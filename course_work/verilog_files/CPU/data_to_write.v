==> flow/design.v <==
module data_to_write #(
    parameter DATA_W = 14, 
    parameter REGS = 16
) (
    input clk, reset,
    input [DATA_W-1:0] command_in,
    input comm_write, comm_read, 
    output reg [DATA_W*2-1:0] command_out,
    output reg pause_READ, 
    output reg pause_WRITE
);
    reg [DATA_W:0]commands[0:REGS-1]; 
    reg [3:0] command_counter;
    reg [3:0] to_read_command; 
	integer i;
    initial begin
		  pause_READ <= 0;
        for(i = 0; i<REGS; i = i + 1) begin
            commands[i] = {30'dx, 1'b0};
        end
    end
    always @(negedge clk) begin
        if(reset) begin
            command_counter <= 4'd0;
            to_read_command <= 4'd0;
        end
        if(comm_write) begin
            if(commands[command_counter][0] == 1'b0) begin
                pause_READ <= 1'b0;
                commands[command_counter] <= {command_in, 1'b1};
                command_counter <= 1 + command_counter;
            end else begin
                pause_READ <= 1'b1;
            end
        end
        if(comm_read) begin
            if(commands[to_read_command][0] == 1'b1)begin
                pause_DECODE <= 1'b0; 
                command_out <= {commands[to_read_command][13:0], commands[to_read_command+1][13:0]}; 
                commands[to_read_command]   <= {30'dx, 1'b0};
                commands[to_read_command+1] <= {30'dx, 1'b0};
                to_read_command <= 2 + to_read_command; 
            end else begin
                pause_DECODE <= 1'b1; 
            end
        end
    end
endmodule
# Tool chain data of data_to_write
# Tool output for the design above, in the order of the flow.
# Line numbers count from 1 in the design file above.
# The mark n/a stands for no value.
dict set report inputs {
  top_module {data_to_write}
  clock_port {clk}
  cell_library {sky130hd}
  pvt_corner {tt_025C_1v80}
}

# Elaborated design
# Counts by Yosys on the flattened word-level netlist (proc, flatten, opt, wreduce; memories kept). Print and check cells are left out. Cells with the same type and inputs are merged into one.
# Yosys's memory passes give these memory sizes; they may raise the number of words (mostly to a power of two), join words into wider ones and drop unused or constant bits.
dict set report bits {
  clocked_rd_ports_x_width 45
  reg_bits 36
  elab_cells 28
  in_bits 18
  out_inout_bits 30
  n_memories 1
  ramBits 240
}
# memory words word_bits read_ports write_ports line
set mem_list {}
lappend mem_list {commands 16 15 3 3 12} ;# reg [DATA_W:0]commands[0:REGS-1];
dict set report classes {
  n_reduce_logical 1
  muxes 19
  n_addsub 3
}
# cell count
set ops {}
lappend ops {{2-to-1 mux 4 bit} 12}
lappend ops {{2-to-1 mux 15 bit} 2}
lappend ops {{2-to-1 mux 1 bit} 5}
lappend ops {{adder 1 x 4 -> 4 bit with constant A} 1}
lappend ops {{adder 2 x 4 -> 4 bit with constant A} 1}
lappend ops {{adder 4 x 1 -> 4 bit with constant B} 1}
lappend ops {{AND reduction 2 bit} 1}

# Longest topological paths
# Yosys ltp: most cells in a row. Word level: on the elaborated netlist, between registers, memories and ports. Mapped: between sequential cells and ports; inverters and the memories' decode and read muxes count.
dict set report logic_depth {
  depth_word 3
  abc_area 0
  mapped_depth 12
}

# Mapped cells and area
# Source: synth_stat.txt of the flow (Yosys; design flattened, memories mapped). It holds for the ABC_AREA given above (unset counts as 0); a run with the other value may have another netlist.
# The area totals of this step are shown rounded.
dict set report mapped {
  flip_flops 260
  stdcells 1214
  buffers 111
  area_mm2 0.0146
  seqArea_mm2 0.00758
}
# type count type_area_um2
set by_type {}
lappend by_type {sky130_fd_sc_hd__edfxtp_1 237 7.12E+03}
lappend by_type {sky130_fd_sc_hd__mux4_2 126 2.84E+03}
lappend by_type {sky130_fd_sc_hd__nand2_1 276 1.04E+03}
lappend by_type {sky130_fd_sc_hd__nor2_1 244 915.878}
lappend by_type {sky130_fd_sc_hd__dfxtp_1 23 460.442}
lappend by_type {sky130_fd_sc_hd__buf_2 59 295.283}
lappend by_type {sky130_fd_sc_hd__mux2i_1 17 170.163}
lappend by_type {sky130_fd_sc_hd__buf_6 14 157.651}
lappend by_type {sky130_fd_sc_hd__buf_4 19 142.637}
lappend by_type {sky130_fd_sc_hd__nor2_4 12 135.13}
lappend by_type {sky130_fd_sc_hd__ha_1 10 125.12}
lappend by_type {sky130_fd_sc_hd__mux2_2 9 101.347}
lappend by_type {sky130_fd_sc_hd__and3_1 16 100.096}
lappend by_type {sky130_fd_sc_hd__or2_2 16 100.096}
lappend by_type {sky130_fd_sc_hd__a31oi_1 15 93.84}
lappend by_type {sky130_fd_sc_hd__a21oi_2 8 70.067}
lappend by_type {sky130_fd_sc_hd__clkbuf_1 14 52.55}
lappend by_type {sky130_fd_sc_hd__a221oi_2 3 45.043}
# Not listed: further types 34, cells in them 96.

; data_to_write through Yosys and OpenROAD on sky130hd: 2 stored runs, unordered, with their settings and measured results. The constraints put input and output delay at 20% of the set period each and load the outputs with 0.01 pF.
; "power_uw": no workload was simulated; the value follows from the tool's default switching activity.
; Measured values are rounded.

[job 1: settings]
period_ns = 9.09
CORE_UTILIZATION = 25
SETUP_SLACK_MARGIN = 0.57
PLACE_DENSITY_LB_ADDON = 0.13
CORE_ASPECT_RATIO = 0.57
CORE_MARGIN = 8
TNS_END_PERCENT = 50
GPL_ROUTABILITY_DRIVEN = 1
CTS_CLUSTER_DIAMETER = 143
CAP_MARGIN = 20
SLEW_MARGIN = 20
[job 1: results]
power_uw = 5520
fin_util_pct = 30.4
hold_worst_slack_ns = 0.535
setup_ws_ns = 1.00
dieArea_mm2 = 0.0668
synth_area_mm2 = 0.0146
fin_tns_ns = 0.000

[job 2: settings]
period_ns = 7.11
CORE_UTILIZATION = 70
PLACE_DENSITY_LB_ADDON = 0.17
CELL_PAD_IN_SITES_GLOBAL_PLACEMENT = 3
TNS_END_PERCENT = 50
GPL_TIMING_DRIVEN = 0
CTS_CLUSTER_DIAMETER = 311
SLEW_MARGIN = 35
CAP_MARGIN = 20
CORE_MARGIN = 2
[job 2: results]
outcome = not finished: placement ended with error FLW-0024
